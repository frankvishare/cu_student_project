==> flow/design.v <==
package coherence_cache_pkg;
    localparam INVALID        = 0;    
    localparam EXCLUSIVE      = 1;    
    localparam MODIFIED       = 2;    
    localparam SHARED         = 3;    
    localparam FORWARD        = 4;    
    parameter PROC_OP_BITS    = 1;
    parameter PR_RD           = 0;
    parameter PR_WR           = 1;
    parameter BUS_OP_BITS     = 2;
    parameter BUS_RD          = 0;
    parameter BUS_RDX         = 1;
    parameter BUS_UPGR        = 2;
    parameter BUS_NOP         = 3;
    parameter BUS_RESP_BITS   = 3;
    parameter LINE_EXIST_BIT  = 0;
    parameter FLUSH_OPT_BIT   = 1;
    parameter FLUSH_BIT       = 2;
    parameter LINE_EXIST      = (1 << LINE_EXIST_BIT);
    parameter FLUSH_OPT       = (1 << LINE_EXIST_BIT) | (1 << FLUSH_OPT_BIT);
    parameter FLUSH           = (1 << LINE_EXIST_BIT) | (1 << FLUSH_BIT);
endpackage : coherence_cache_pkg
package cyclicCache_pkg;
    typedef enum logic [1:0]
    {
        MESI_STATE_INVALID     = 'd0,
        MESI_STATE_MODIFIED    = 'd1,
        MESI_STATE_EXCLUSIVE   = 'd2,
        MESI_STATE_SHARED      = 'd3
    } mesi_state_t;
    typedef enum logic [1:0]
    {
        MESI_REQ_NULL                = 'd0,
        MESI_REQ_HANDLE_WRITE_SHARE  = 'd1,
        MESI_REQ_HANDLE_WRITE_MISS   = 'd2,
        MESI_REQ_HANDLE_READ_MISS    = 'd3
    } mesi_req_t;
    typedef enum logic [1:0]
    {
        MESI_ACT_NULL    = 'd0,
        MESI_ACT_REFILL  = 'd1,
        MESI_ACT_FORWARD = 'd2,
        MESI_ACT_REVOKE  = 'd3
    } mesi_action_t;
endpackage
package dma_axiStream_axi4_pkg_t;
    typedef enum {
        AxSIZE_1B    = 0,
        AxSIZE_2B    = 1,
        AxSIZE_4B    = 2,
        AxSIZE_8B    = 3,
        AxSIZE_16B   = 4,
        AxSIZE_32B   = 5,
        AxSIZE_64B   = 6,
        AxSIZE_128B  = 7
    } axsize_t;
    typedef enum {
        AxBURST_FIXED = 0,
        AxBURST_INCR  = 1,
        AxBURST_WRAP  = 2,
        AxBURST_Rsvd  = 3
    } axburst_t;
    typedef enum {
        xRESP_OKAY   = 0,
        xRESP_EXOKAY = 1,
        xRESP_SLVERR = 2,
        xRESP_DECERR = 3
    } xresp_t;
    typedef enum logic{
        DMA_DIR_AXI_STREAM_TO_AXI4 = 1'b0,
        DMA_DIR_AXI4_TO_AXI_STREAM = 1'b1
    }dma_axis_axi4_dir_t;
    typedef enum logic{
        DMA_DIRECT_MODE   = 1'b0,
        DMA_CIRCULAR_MODE = 1'b1
    }dma_axis_axi4_moder_t;
    typedef enum logic [3 : 0] {
        DMA_AXIS_AXI4_CTRL        = 'h0,
        DMA_AXIS_AXI4_MIN_ADDR    = 'h1,
        DMA_AXIS_AXI4_MAX_ADDR    = 'h2,
        DMA_AXIS_AXI4_DMA_START   = 'h3,
        DMA_AXIS_AXI4_DMA_LEN     = 'h4,
        DMA_AXIS_AXI4_DMA_DIR     = 'h5,
        DMA_AXIS_AXI4_DMA_MODE    = 'h6,
        DMA_AXIS_AXI4_FLUSH_FIFO  = 'h7,
        DMA_AXIS_AXI4_FIFO_STATUS = 'h8,
        DMA_AXIS_AXI4_FIFO_CNT    = 'h9,
        DMA_AXI4_AXIS_FIFO_CNT    = 'hA
    }dma_axis_axi4_regs_t;
endpackage
package mru_pkg;
    typedef enum logic [1:0]
    {
        MESI_STATE_INVALID     = 'd0,
        MESI_STATE_MODIFIED    = 'd1,
        MESI_STATE_EXCLUSIVE   = 'd2,
        MESI_STATE_SHARED      = 'd3
    } mesi_state_t;
    typedef enum logic [1:0]
    {
        MESI_REQ_NULL                = 'd0,
        MESI_REQ_HANDLE_WRITE_SHARE  = 'd1,
        MESI_REQ_HANDLE_WRITE_MISS   = 'd2,
        MESI_REQ_HANDLE_READ_MISS    = 'd3
    } mesi_req_t;
    typedef enum logic [1:0]
    {
        MESI_ACT_NULL    = 'd0,
        MESI_ACT_REFILL  = 'd1,
        MESI_ACT_FORWARD = 'd2,
        MESI_ACT_REVOKE  = 'd3
    } mesi_action_t;
endpackage
module dpram #(
    parameter usr_ram_style = "distributed",
    parameter aw=16,
    parameter dw=8,
    parameter max_size=256,
    parameter rd_lat = 1
) (
	input rd_clk,
	input [aw-1:0] raddr,
	output reg [dw-1:0] dout,
	input wr_clk,
	input we,
	input [dw-1:0] din,
	input [aw-1:0] waddr
);
    generate
        if (usr_ram_style=="ultra" && rd_lat==1) begin
            (* ram_style = "ultra" *)	logic [dw-1:0] RAM [max_size-1:0];
            always @(posedge rd_clk) begin
                dout <= RAM[raddr];
            end
            always @(posedge rd_clk) begin
                if (we) RAM[waddr]<=din;
            end
        end
        else if (usr_ram_style=="ultra" && rd_lat==0) begin
            (* ram_style = "ultra" *)	logic [dw-1:0] RAM [max_size-1:0];
            assign dout = RAM[raddr];
            always @(posedge rd_clk) begin
                if (we) RAM[waddr]<=din;
            end
        end
        else if (rd_lat==1) begin
            logic [dw-1:0] RAM [max_size-1:0];
            always @(posedge rd_clk) begin
                dout <= RAM[raddr];
            end
            always @(posedge wr_clk) begin
                if (we) RAM[waddr]<=din;
            end
        end
        else begin
            logic [dw-1:0] RAM [max_size-1:0];
            assign dout = RAM[raddr];
            always @(posedge wr_clk) begin
                if (we) RAM[waddr]<=din;
            end
        end
    endgenerate
endmodule
module fifo_with_bypass #(
    parameter D = 8,
    parameter WIDTH = 8
) (
    input                       clk,
    input                       rstn,
    input                       push,
    input                       pop,
    input           [WIDTH-1:0] din,
    output logic    [WIDTH-1:0] rdat_r,
    output logic                full,
    output logic                empty
);
    localparam int LOG_D = $clog2(D);
    logic               mem_we;
    logic [WIDTH-1:0]   mem_dout;
    logic [LOG_D-1:0]   wr_ptr;  
    logic [LOG_D-1:0]   rd_ptr;  
    logic [LOG_D:0]     count;  
    logic               memEmpty, memEmpty_w;
    logic               rdat_vld_r;
    always @(posedge clk or negedge rstn) begin
        if (!rstn) begin
            wr_ptr <= 0;
            rd_ptr <= 0;
            count <= 0;
            rdat_r <= 0;
            rdat_vld_r <= 0;
            memEmpty <= 1;
        end
        else begin
            if (push) begin
                if(~empty) begin
                    wr_ptr <= wr_ptr + 1;
                end
                else begin
                    rdat_r <= din;
                    rdat_vld_r <= 1;
                end
            end
            if (pop) begin
                if (~memEmpty && ~rdat_vld_r) begin
                    rdat_r <= mem_dout;  
                    rd_ptr <= (rd_ptr + 1);
                end
                else begin
                    rdat_vld_r <= 0;
                end
            end
            else if (~memEmpty && ~rdat_vld_r) begin  
                rdat_r <= mem_dout;
                rd_ptr <= (rd_ptr + 1);
                rdat_vld_r <= 1;
            end
            if (push && ~pop) begin
                count <= count + 1;  
            end
            else if (~push && pop) begin
                count <= count - 1;  
            end
            memEmpty <= memEmpty_w;
        end
    end
    always_comb begin
        full = (count==D+1);
        empty = (count==0);
        mem_we = push && ~empty;
        memEmpty_w = memEmpty;
        if (mem_we) begin
            memEmpty_w = 0;
        end
        else if (count<2) begin
            memEmpty_w = 1;
        end
    end
    dpram #(
        .usr_ram_style ("distributed"),
        .aw            (LOG_D),
        .dw            (WIDTH),
        .max_size      (D),
        .rd_lat        (0)
    ) mem (
        .rd_clk     (clk),
        .raddr      (rd_ptr),
        .dout       (mem_dout),
        .wr_clk     (clk),
        .we         (mem_we),
        .din        (din),
        .waddr      (wr_ptr)
    );
endmodule
Tool chain data of fifo_with_bypass
What the tools print for fifo_with_bypass, step after step.
Lines are those of the file above, counted from 1.
{ "design": {"top": "fifo_with_bypass", "clock": "clk", "lib": "sky130hd", "pvt_corner": "tt_025C_1v80"} }

Elaborated design
Yosys after proc, flatten, opt, wreduce and memory -nomap, before mapping. Memory bits, and registers merged into a memory's read port (data or address), are not among the register bits. Print and check cells are not counted. Equal cells are merged and count once.
Memory sizes are those after Yosys's memory passes, which may raise the word count (mostly to a power of two), join words into wider ones and drop unused or constant bits.
{ "word_totals": {"inputBits": 12, "word_cells": 44, "ff_bits": 20, "output_inout_bits": 10, "ramBits": 64, "n_memories": 1} }
{ "classes": {"n_cmp": 1, "n_eq": 1, "n_mux": 15, "reduce_and_logical": 11, "n_logic": 5, "add_sub_neg": 4} }
{ "memory_table": {"columns": ["name", "words", "word_bits", "rd", "write_ports", "line", "source"], "rows": [
  ["mem.genblk1.genblk1.genblk1.RAM", 8, 8, 1, 1, 156, "logic [dw-1:0] RAM [max_size-1:0];"]
]} }
{ "ops": {"columns": ["operator", "count"], "rows": [
  ["two-way mux 8 bit", 4],
  ["nonzero test 2 bit", 4],
  ["two-way mux 4 bit", 2],
  ["two-way mux 1 bit", 8],
  ["adder 3 x 1 -> 3 bit with constant B", 2],
  ["NOT 1 bit", 5],
  ["logical AND 1 bit", 4],
  ["AND reduction 2 bit", 2],
  ["adder 4 x 1 -> 4 bit with constant B", 1],
  ["subtractor 4 x 1 -> 4 bit with constant B", 1],
  ["< comparator 4 x 2 -> 1 bit with constant B", 1],
  ["equality test 4 bit with constant B", 1],
  ["logical NOT 4 bit", 1],
  ["two-way mux 3 bit", 1]
]} }

Depth
Longest topological path by Yosys (ltp), each cell counted once; first at word level (registers and memories cut), then after technology mapping (sequential cells cut; the memories' decode and read muxes count).
{ "logic_depth": {"word_depth": 5, "abc_area": 0, "ltp_mapped": 8, "mapped_depth_nobuf": 8} }

Mapped cells and area
Yosys stat after the flow's synthesis: flattened, memories mapped to cells. It holds for the ABC_AREA given above (unset counts as 0); a run with the other value may have another netlist.
{ "by_type": {"columns": ["type", "count", "type_area_um2"], "rows": [
  ["sky130_fd_sc_hd__edfxtp_1", 64, 1.92E+03],
  ["sky130_fd_sc_hd__dfrtp_1", 19, 475.456],
  ["sky130_fd_sc_hd__mux2i_1", 41, 410.394],
  ["sky130_fd_sc_hd__a22oi_1", 16, 120.115],
  ["sky130_fd_sc_hd__ha_1", 5, 62.56],
  ["sky130_fd_sc_hd__o21ai_0", 10, 50.048],
  ["sky130_fd_sc_hd__nand3_1", 8, 40.038],
  ["sky130_fd_sc_hd__nor2_1", 10, 37.536],
  ["sky130_fd_sc_hd__nor3_1", 7, 35.034],
  ["sky130_fd_sc_hd__xnor2_1", 4, 35.034],
  ["sky130_fd_sc_hd__mux2_2", 3, 33.782],
  ["sky130_fd_sc_hd__nand2_1", 8, 30.029],
  ["sky130_fd_sc_hd__dfstp_2", 1, 26.275],
  ["sky130_fd_sc_hd__nor4_4", 1, 21.27],
  ["sky130_fd_sc_hd__buf_2", 4, 20.019],
  ["sky130_fd_sc_hd__fa_1", 1, 20.019],
  ["sky130_fd_sc_hd__nand2b_1", 3, 18.768],
  ["sky130_fd_sc_hd__nor2b_1", 3, 18.768]
]} }
Not listed: further types 12, cells in them 18.
{ "mapped": {"yosys_area_um2": 3485.8, "ff_cells": 84, "cell_count": 226, "sequential_area_um2": 2423.6, "buffers": 9} }
By module: a second synthesis without flattening, with its own total; a netlist apart from the flattened one above.
{ "unflattened": {"cells_unflattened": 214, "area_unflattened_um2": 3593.4} }
Each row is one instance without its submodules.
{ "by_module": {"columns": ["module", "area_um2", "instances", "seq_area_um2", "cells"], "rows": [
  ["dpram", 2531.2, 1, 1921.8, 106],
  ["fifo_with_bypass", 1062.3, 1, 501.7, 108]
]} }

Worst setup path after synthesis
OpenSTA on the mapped netlist: ideal clock, no wires. The path of least setup slack (recovery checks aside). Input and output delay are each 20% of the period. Register names are those of the netlist, which keeps one name where synthesis merged equal registers.
{ "synth_path": {"path_type": "register to register", "from": "reg count[0]", "to": "mem mem.genblk1.genblk1.genblk1.RAM[0][0]", "arrival_time_ns": 1.645, "setup_slack_ns": 0.661, "t_first_pin_ns": 0.000, "n_path_buf": 0, "setup_time_ns": 0.383, "tclk_ns": 2.69, "delay_ns": 2.028, "required_time_ns": 2.307, "stages": 5, "period_less_setup_slack_ns": 2.029} }
"delay_ns" = arrival - input delay + setup time.
"stages" counts driving pins, that of a launching flip-flop among them; a cell with two outputs on the path counts twice.
"period_less_setup_slack_ns" = period - worst setup slack (recovery checks aside). The figure is calculated, with input and output delays left at 20% of the set period.
Between the ends stands the longest chain of elaborated cells between them, by number of cells; it is not shown to be the way that was timed. Of several equally long chains one is given.
A line is the first line of the expression or statement that the cell stems from. Yosys adds cells for indexed reads and writes and turns some case tables into memories.
At most two assigning lines are given for a register; there are more.
Only ways into the end's enable, where the timed path ends, are counted here.
{ "synth_via": {"path_cell_list": "sky130_fd_sc_hd__dfrtp_1 -> sky130_fd_sc_hd__nor4_4 -> sky130_fd_sc_hd__nor2b_1 -> sky130_fd_sc_hd__nand2b_1 -> sky130_fd_sc_hd__nor3_1", "elab_chain_len": 4, "cells_between": 5, "classes_between": "mux: 2; logic: 1; reduce/logical: 2"} }
{ "synth_rtl": {"columns": ["element", "line", "source"], "rows": [
  ["start: declaration", 182, "logic [LOG_D:0]     count;"],
  ["start: assignment", 219, "count <= count + 1;"],
  ["start: assignment", 222, "count <= count - 1;"],
  ["logical NOT 4 bit", 229, "empty = (count==0);"],
  ["NOT 1 bit", 230, "mem_we = push && ~empty;"],
  ["logical AND 1 bit", 230, null],
  ["two-way mux 3 bit", 159, "if (we) RAM[waddr]<=din;"],
  ["end: declaration", 156, "logic [dw-1:0] RAM [max_size-1:0];"]
]} }
Nets of the timed path that keep an RTL name, with a line that drives or declares them; the list need not be complete.
{ "synth_nets": {"columns": ["net", "line"], "rows": [
  ["empty", 229]
]} }

Worst path after layout
Path of least setup slack in the final report of job 1 (OpenROAD, finished layout, wires in). Where an end is a register, its clock arrival counts in the times.
{ "layout_path": {"path_type": "input to register", "from": "in pop", "to": "reg count[3]", "n_path_buf": 1, "setup_slack_ns": 0.18, "in_delay_ns": 0.42, "stages": 9, "tclk_ns": 2.09, "required_time_ns": 2.32, "t_first_pin_ns": 0.42, "setup_time_ns": 0.12, "arrival_time_ns": 2.14} }
Between the ends stands the longest chain of elaborated cells between them, by number of cells; it is not shown to be the way that was timed. Of several equally long chains one is given.
At most two assigning lines are given for a register; there are more.
{ "layout_via": {"path_cell_list": "sky130_fd_sc_hd__clkdlybuf4s50_1 -> sky130_fd_sc_hd__inv_1 -> sky130_fd_sc_hd__ha_1 -> sky130_fd_sc_hd__inv_1 -> sky130_fd_sc_hd__ha_1 -> sky130_fd_sc_hd__a21o_1 -> sky130_fd_sc_hd__a21oi_1 -> sky130_fd_sc_hd__mux2i_1 -> sky130_fd_sc_hd__o31ai_1", "elab_chain_len": 3, "cells_between": 6, "cone_lines": 2, "classes_between": "mux: 2; logic: 1; reduce/logical: 3"} }
{ "layout_rtl": {"columns": ["element", "line", "source"], "rows": [
  ["start: declaration", 171, "input                       pop,"],
  ["logical AND 1 bit", 221, "else if (~push && pop) begin"],
  ["two-way mux 4 bit", 221, null],
  ["two-way mux 4 bit", 218, "if (push && ~pop) begin"],
  ["end: assignment", 219, "count <= count + 1;"],
  ["end: assignment", 222, "count <= count - 1;"],
  ["end: declaration", 182, "logic [LOG_D:0]     count;"]
]} }

Lab notebook: fifo_with_bypass

Measured data: module fifo_with_bypass, platform sky130hd, 2 stored runs of the flow under differing settings, order arbitrary. Input and output delays are each 20% of the period that was set; the output load is 0.01 pF.
"achieved clock period (ns)" = clock period - worst setup slack. The figure is calculated, with input and output delays left at 20% of the set period.
"finish__power__total" rests on the timing tool's default activity at the inputs, not on a simulated workload.

settings of job 1
{
  "period_ns": 2.09,
  "SETUP_SLACK_MARGIN": 0.11,
  "CAP_MARGIN": 20,
  "CORE_MARGIN": 2,
  "CORE_UTILIZATION": 40,
  "SLEW_MARGIN": 20
}
report of job 1
yosys chip area after synthesis (um^2): 3485.8
finish__design__die__area: 9477.0
finish__design__instance__utilization: 0.4913
finish__timing__setup__ws: 0.177
finish__timing__setup__tns: 0.000
finish__timing__hold__ws: 0.416
finish__power__total: 5.596e-03
achieved clock period (ns): 1.913

settings of job 2
{
  "period_ns": 2.8,
  "CORE_UTILIZATION": 15,
  "SETUP_SLACK_MARGIN": 0.61,
  "PLACE_DENSITY_LB_ADDON": 0.04,
  "HOLD_SLACK_MARGIN": -0.07,
  "CORE_ASPECT_RATIO": 0.76,
  "CELL_PAD_IN_SITES_GLOBAL_PLACEMENT": 3,
  "GPL_TIMING_DRIVEN": 1,
  "CTS_CLUSTER_SIZE": 27,
  "MAX_ROUTING_LAYER": "met5",
  "CAP_MARGIN": 20,
  "CORE_MARGIN": 2,
  "SLEW_MARGIN": 20
}
report of job 2
yosys chip area after synthesis (um^2): 3485.8
finish__design__die__area: 24485.7
finish__design__instance__utilization: 0.1990
finish__timing__setup__ws: 0.688
finish__timing__setup__tns: 0.000
finish__timing__hold__ws: 0.494
finish__power__total: 4.668e-03
achieved clock period (ns): 2.112
