==> flow/design.v <==
package coherence_cache_pkg;
    localparam INVALID        = 0;    
    localparam EXCLUSIVE      = 1;    
    localparam MODIFIED       = 2;    
    localparam SHARED         = 3;    
    localparam FORWARD        = 4;    
    parameter PROC_OP_BITS    = 1;
    parameter PR_RD           = 0;
    parameter PR_WR           = 1;
    parameter BUS_OP_BITS     = 2;
    parameter BUS_RD          = 0;
    parameter BUS_RDX         = 1;
    parameter BUS_UPGR        = 2;
    parameter BUS_NOP         = 3;
    parameter BUS_RESP_BITS   = 3;
    parameter LINE_EXIST_BIT  = 0;
    parameter FLUSH_OPT_BIT   = 1;
    parameter FLUSH_BIT       = 2;
    parameter LINE_EXIST      = (1 << LINE_EXIST_BIT);
    parameter FLUSH_OPT       = (1 << LINE_EXIST_BIT) | (1 << FLUSH_OPT_BIT);
    parameter FLUSH           = (1 << LINE_EXIST_BIT) | (1 << FLUSH_BIT);
endpackage : coherence_cache_pkg
package cyclicCache_pkg;
    typedef enum logic [1:0]
    {
        MESI_STATE_INVALID     = 'd0,
        MESI_STATE_MODIFIED    = 'd1,
        MESI_STATE_EXCLUSIVE   = 'd2,
        MESI_STATE_SHARED      = 'd3
    } mesi_state_t;
    typedef enum logic [1:0]
    {
        MESI_REQ_NULL                = 'd0,
        MESI_REQ_HANDLE_WRITE_SHARE  = 'd1,
        MESI_REQ_HANDLE_WRITE_MISS   = 'd2,
        MESI_REQ_HANDLE_READ_MISS    = 'd3
    } mesi_req_t;
    typedef enum logic [1:0]
    {
        MESI_ACT_NULL    = 'd0,
        MESI_ACT_REFILL  = 'd1,
        MESI_ACT_FORWARD = 'd2,
        MESI_ACT_REVOKE  = 'd3
    } mesi_action_t;
endpackage
package dma_axiStream_axi4_pkg_t;
    typedef enum {
        AxSIZE_1B    = 0,
        AxSIZE_2B    = 1,
        AxSIZE_4B    = 2,
        AxSIZE_8B    = 3,
        AxSIZE_16B   = 4,
        AxSIZE_32B   = 5,
        AxSIZE_64B   = 6,
        AxSIZE_128B  = 7
    } axsize_t;
    typedef enum {
        AxBURST_FIXED = 0,
        AxBURST_INCR  = 1,
        AxBURST_WRAP  = 2,
        AxBURST_Rsvd  = 3
    } axburst_t;
    typedef enum {
        xRESP_OKAY   = 0,
        xRESP_EXOKAY = 1,
        xRESP_SLVERR = 2,
        xRESP_DECERR = 3
    } xresp_t;
    typedef enum logic{
        DMA_DIR_AXI_STREAM_TO_AXI4 = 1'b0,
        DMA_DIR_AXI4_TO_AXI_STREAM = 1'b1
    }dma_axis_axi4_dir_t;
    typedef enum logic{
        DMA_DIRECT_MODE   = 1'b0,
        DMA_CIRCULAR_MODE = 1'b1
    }dma_axis_axi4_moder_t;
    typedef enum logic [3 : 0] {
        DMA_AXIS_AXI4_CTRL        = 'h0,
        DMA_AXIS_AXI4_MIN_ADDR    = 'h1,
        DMA_AXIS_AXI4_MAX_ADDR    = 'h2,
        DMA_AXIS_AXI4_DMA_START   = 'h3,
        DMA_AXIS_AXI4_DMA_LEN     = 'h4,
        DMA_AXIS_AXI4_DMA_DIR     = 'h5,
        DMA_AXIS_AXI4_DMA_MODE    = 'h6,
        DMA_AXIS_AXI4_FLUSH_FIFO  = 'h7,
        DMA_AXIS_AXI4_FIFO_STATUS = 'h8,
        DMA_AXIS_AXI4_FIFO_CNT    = 'h9,
        DMA_AXI4_AXIS_FIFO_CNT    = 'hA
    }dma_axis_axi4_regs_t;
endpackage
package mru_pkg;
    typedef enum logic [1:0]
    {
        MESI_STATE_INVALID     = 'd0,
        MESI_STATE_MODIFIED    = 'd1,
        MESI_STATE_EXCLUSIVE   = 'd2,
        MESI_STATE_SHARED      = 'd3
    } mesi_state_t;
    typedef enum logic [1:0]
    {
        MESI_REQ_NULL                = 'd0,
        MESI_REQ_HANDLE_WRITE_SHARE  = 'd1,
        MESI_REQ_HANDLE_WRITE_MISS   = 'd2,
        MESI_REQ_HANDLE_READ_MISS    = 'd3
    } mesi_req_t;
    typedef enum logic [1:0]
    {
        MESI_ACT_NULL    = 'd0,
        MESI_ACT_REFILL  = 'd1,
        MESI_ACT_FORWARD = 'd2,
        MESI_ACT_REVOKE  = 'd3
    } mesi_action_t;
endpackage
module rfifo #(
	parameter FIFO_DWIDTH		= 32, 
	parameter FIFO_DEPTH		= 16
)(
	input 										rstn,
	input 										clk,
	output logic								full,
	input 					   					we,
	input [FIFO_DWIDTH-1:0]						din,
	input 										re,
	output logic 								empty,
	output logic [FIFO_DWIDTH-1:0]				dout
);
rfifo_fifo_mem # (
	.DWIDTH	( FIFO_DWIDTH	),
	.DEPTH 	( FIFO_DEPTH	)
)
inst_rfifo_fifo_mem(
	.clk	( clk		),
	.rstn	( rstn		),
	.we		( we		),
	.din	( din		),
	.re		( re		),
	.dout	( dout		),
	.full	( full		),
	.empty	( empty		),
	.bCnt	(			)
);
endmodule
module rfifo_fifo_mem # (
	parameter DWIDTH = 32,
	parameter DEPTH  = 1024,
	parameter AFULL_THR = 3,	 
	parameter AEMPTY_THR = 3,	 
	parameter AWIDTH = $clog2(DEPTH)
)
(
	input 						clk, 
	input 						rstn, 
	input 						we, 
	input [DWIDTH-1:0]			din, 
	input 						re,
	output logic [DWIDTH-1:0]	dout,
	output logic 				full, 
	output logic 				empty,
	output logic [AWIDTH:0]		bCnt	
);
reg [AWIDTH-1:0]	wptr, rptr;
always @ (posedge clk or negedge rstn) begin 
	if (~rstn) begin 
		wptr	<= 0;
		rptr	<= 0;
		bCnt	<= 0;
	end 
	else begin 
		if (we) begin 
			wptr <= wptr + 1;
		end 
		if (re) begin 
			rptr <= rptr + 1;
		end 
		bCnt <= bCnt + we - re;
	end 
end 
rfifo_dpram #( 
    .usr_ram_style  ( "block"       ),
    .aw             ( $clog2(DEPTH) ), 
    .dw             ( DWIDTH        ), 
    .max_size       ( DEPTH         )
)
inst_rfifo_dpram(	
    .rd_clk    ( clk       ),
	.raddr     ( rptr      ),
	.dout      ( dout      ),
	.wr_clk    ( clk       ),
	.we        ( we        ),
	.din       ( din       ),
	.waddr     ( wptr      )	
);
assign full 	= (bCnt == DEPTH);
assign empty	= (bCnt == 0);
endmodule
module rfifo_dpram #( parameter usr_ram_style = "distributed", aw=16, dw=8, max_size=256)
(	
	input rd_clk,
	input [aw-1:0] raddr,
	output reg [dw-1:0] dout,
	input wr_clk,
	input we,
	input [dw-1:0] din,
	input [aw-1:0] waddr	
);
reg [dw-1:0] RAM [max_size-1:0];
    assign dout = RAM[raddr];
	always @(posedge wr_clk)
	begin
		if (we) RAM[waddr]<=din;
	end
endmodule	
### Step by step through the tools: rfifo

Tool output for the design above, in the order of the flow.
Lines are those of the file above, counted from 1.
Operators: Yosys type, input widths -> output width; for muxes data width and select width s.
Library cell names are shortened.
Not given: --

| inputs | value |
|---|---|
| top module | rfifo |
| clock input | clk |
| standard-cell library | sky130hd |
| corner | tt_025C_1v80 |

### After elaboration

Yosys after proc, flatten, opt, wreduce and memory -nomap, before mapping. Enables and synchronous resets that opt folds into registers are not counted as muxes. Memory bits, and registers merged into a memory's read port (data or address), are not among the register bits. Print and check cells are not counted. Equal cells are merged and count once.
Yosys's memory passes give these memory sizes; they may raise the number of words (mostly to a power of two), join words into wider ones and drop unused or constant bits.

| operators by class | value |
|---|---|
| multiplexer cells | 3 |
| equal/unequal tests | 1 |
| add/sub/neg operators | 4 |
| reduce/logical cells | 1 |

Operators by type and width:

| operator | count |
|---|---|
| $mux 32 | 1 |
| $add 4x1->4 const B | 2 |
| $add 5x1->5 | 1 |
| $sub 5x1->5 | 1 |
| $eq 5x5->1 const B | 1 |
| $logic_not 5->1 | 1 |
| $mux 4 | 1 |
| $mux 1 | 1 |

| word-level totals | value |
|---|---|
| output and inout port bits | 34 |
| elaborated cells | 13 |
| input bits | 36 |
| RAM bits | 512 |
| register bits after elaboration | 13 |
| memories | 1 |

Memory list:

| name | depth | bits a word | read ports | write ports | line | text |
|---|---|---|---|---|---|---|
| inst_rfifo_fifo_mem.inst_rfifo_dpram.RAM | 16 | 32 | 1 | 1 | 206 | `reg [dw-1:0] RAM [max_size-1:0];` |

### Depth

Longest topological path by Yosys (ltp), each cell counted once; first at word level (registers and memories cut), then after technology mapping (sequential cells cut; the memories' decode and read muxes count).

| depth | value |
|---|---|
| depth in word-level cells | 2 |
| ABC_AREA | 0 |
| depth in mapped cells | 10 |
| depth with buffers taken out | 10 |

### After synthesis

Yosys stat after the flow's synthesis: flattened, memories mapped to cells. It holds for the ABC_AREA given above (unset counts as 0); a run with the other value may have another netlist.

| mapped netlist | value |
|---|---|
| synthesis area | 19932.9 µm² |
| buffer cells | 47 |
| sequential part of the area | 15700.1 µm² |
| flip-flop cells | 525 |
| standard cells after synthesis | 873 |

Cell types:

| cell type | count | total area (µm²) |
|---|---|---|
| edfxtp_1 | 512 | 1.54E+04 |
| mux4_2 | 128 | 2.88E+03 |
| a22oi_1 | 64 | 480.461 |
| dfrtp_1 | 13 | 325.312 |
| nand2_1 | 41 | 153.898 |
| ha_1 | 11 | 137.632 |
| clkbuf_1 | 29 | 108.854 |
| buf_6 | 5 | 56.304 |
| nor2_1 | 15 | 56.304 |
| xnor2_1 | 6 | 52.55 |
| buf_4 | 6 | 45.043 |
| inv_1 | 11 | 41.29 |
| xor2_1 | 4 | 35.034 |
| nand2b_1 | 5 | 31.28 |
| buf_2 | 4 | 20.019 |
| fa_1 | 1 | 20.019 |
| nand4_1 | 2 | 12.512 |
| nor2b_1 | 2 | 12.512 |

Not listed: further types 10, cells in them 14.
The figures by module come from a second, unflattened synthesis with its own total; it is not the netlist above.

| unflattened totals | value |
|---|---|
| cells (unflattened synthesis) | 860 |
| area (unflattened synthesis) | 19874.1 µm² |

Each row is one instance without its submodules.

By module:

| module | area (µm²) | sequential area (µm²) | cells | instances |
|---|---|---|---|---|
| rfifo_dpram | 19213.4 | 15374.7 | 806 | 1 |
| rfifo_fifo_mem | 660.6 | 325.3 | 54 | 1 |
| rfifo | 0.0 | 0.0 | 0 | 1 |

### Worst setup path after synthesis

OpenSTA on the mapped netlist: ideal clock, no wires. The path of least setup slack (recovery checks aside). Input and output delay are each 20% of the period. Register names are those of the netlist, which keeps one name where synthesis merged equal registers.

| path after synthesis | value |
|---|---|
| kind | input to register |
| from | in we |
| to | mem inst_rfifo_fifo_mem.inst_rfifo_dpram.RAM[0][0] |
| setup time | 0.461 ns |
| path buffers | 1 |
| slack | 0.294 ns |
| arrival time | 3.455 ns |
| stages on the path | 3 |
| data required time | 3.749 ns |
| input delay | 0.842 ns |
| period | 4.21 ns |
| launch time at the first pin | 0.842 ns |
| delay of the path | 3.074 ns |
| period reached after synthesis | 3.916 ns |

"delay of the path" is the arrival time less input delay plus setup time.
"stages on the path" counts driving pins, that of a launching flip-flop among them; a cell with two outputs on the path counts twice.
"period reached after synthesis" = period - worst setup slack (recovery checks aside). The figure is calculated, with input and output delays left at 20% of the set period.
The rows between start and end are the longest chain of elaborated cells between them; the timing report does not say that the signal goes this way. Where chains are equally long, one stands for them.
Each line given opens the expression or statement behind the cell; cells for indexed reads and writes are added by Yosys, which also makes memories of some case tables.
The path ends at the enable pin of a flip-flop; only ways to that pin are counted.

| between the ends, after synthesis | value |
|---|---|
| cell sequence | clkbuf_1 -> nand2_1 -> nor3_1 |
| cells in the longest elaborated chain | 1 |
| elaborated cells between the ends (all ways) | 2 |
| RTL lines with such cells | 1 |
| classes of those cells | 2 x mux |

RTL lines, path after synthesis:

| what | line | text |
|---|---|---|
| start: declaration | 121 | `input we,` |
| $mux 4 | 210 | `if (we) RAM[waddr]<=din;` |
| end: declaration | 206 | `reg [dw-1:0] RAM [max_size-1:0];` |

### Path in the finished layout

From the final timing report of stored run 1: the path of least setup slack in the routed layout; clock arrival at registers is part of the times.

| path after layout | value |
|---|---|
| kind | register to output |
| from | reg inst_rfifo_fifo_mem.rptr[0] |
| to | out dout[9] |
| slack | 0.02 ns |
| data required time | 2.58 ns |
| stages on the path | 9 |
| period | 3.22 ns |
| arrival time | 2.55 ns |
| output delay | 0.64 ns |
| launch time at the first pin | 0.60 ns |
| path buffers | 5 |

The rows between start and end are the longest chain of elaborated cells between them; the timing report does not say that the signal goes this way. Where chains are equally long, one stands for them.
The chain passes a memory read, where the word-level depth is cut; so it can be longer than that depth.

| between the ends, after layout | value |
|---|---|
| cell sequence | dfrtp_4 -> buf_12 -> buf_6 -> buf_12 -> buf_4 -> mux4_2 -> a22oi_2 -> nand2_2 -> buf_6 |
| cells in the longest elaborated chain | 1 |
| elaborated cells between the ends (all ways) | 1 |
| RTL lines with such cells | 1 |
| classes of those cells | 1 x memory |

RTL lines, path after layout:

| what | line | text |
|---|---|---|
| start: declaration | 161 | `reg [AWIDTH-1:0] wptr, rptr;` |
| start: assignment | 165 | `rptr <= 0;` |
| start: assignment | 173 | `rptr <= rptr + 1;` |
| $mem_v2 16x32 | 206 | `reg [dw-1:0] RAM [max_size-1:0];` |
| end: declaration | 125 | `output logic [FIFO_DWIDTH-1:0] dout` |

==> runs of rfifo <==
Stored flow runs of rfifo (2 of them; Yosys, OpenROAD, sky130hd). They differ in their settings and are not a sequence. Constraints: input delay and output delay 20% of the set period each, output load 0.01 pF.
"reached clock period": clock period set for the run, less the worst setup slack. It is reckoned from that one timing run; input and output delays stay at 20% of the period that was set.
"critical path time" means the part of the period allowed to the worst setup path (the constraints hold back 20% at inputs and 20% at outputs) less its slack; where the path has registers, the arrival times of their clocks count too.

#### Stored run 1

| setting | value |
|---|---|
| period_ns | `3.22` |
| CORE_UTILIZATION | `35` |
| CELL_PAD_IN_SITES_GLOBAL_PLACEMENT | `2` |
| CELL_PAD_IN_SITES_DETAIL_PLACEMENT | `0` |
| TNS_END_PERCENT | `85` |
| CTS_CLUSTER_DIAMETER | `128` |
| MIN_ROUTING_LAYER | `met2` |
| CAP_MARGIN | `20` |
| CORE_MARGIN | `2` |
| SLEW_MARGIN | `20` |

| result | value |
|---|---|
| critical path time | 2.55 ns |
| worst path kind | register to output |
| area inside the die boundary | 58876.6 µm² |
| worst slack on setup checks | 0.024 ns |
| mapped cell area after synthesis | 19932.9 µm² |
| reached clock period | 3.196 ns |
| standard-cell area after routing | 24516.0 µm² |

#### Stored run 2

| setting | value |
|---|---|
| period_ns | `5.31` |
| CORE_UTILIZATION | `68` |
| SETUP_SLACK_MARGIN | `0.43` |
| PLACE_DENSITY_LB_ADDON | `0.02` |
| CELL_PAD_IN_SITES_GLOBAL_PLACEMENT | `0` |
| TNS_END_PERCENT | `70` |
| CTS_CLUSTER_SIZE | `80` |
| SLEW_MARGIN | `30` |
| MIN_ROUTING_LAYER | `met1` |
| CAP_MARGIN | `20` |
| CORE_MARGIN | `2` |

| result | value |
|---|---|
| critical path time | 3.34 ns |
| worst path kind | register to output |
| area inside the die boundary | 30698.5 µm² |
| worst slack on setup checks | 0.909 ns |
| mapped cell area after synthesis | 19932.9 µm² |
| reached clock period | 4.401 ns |
| standard-cell area after routing | 22890.7 µm² |
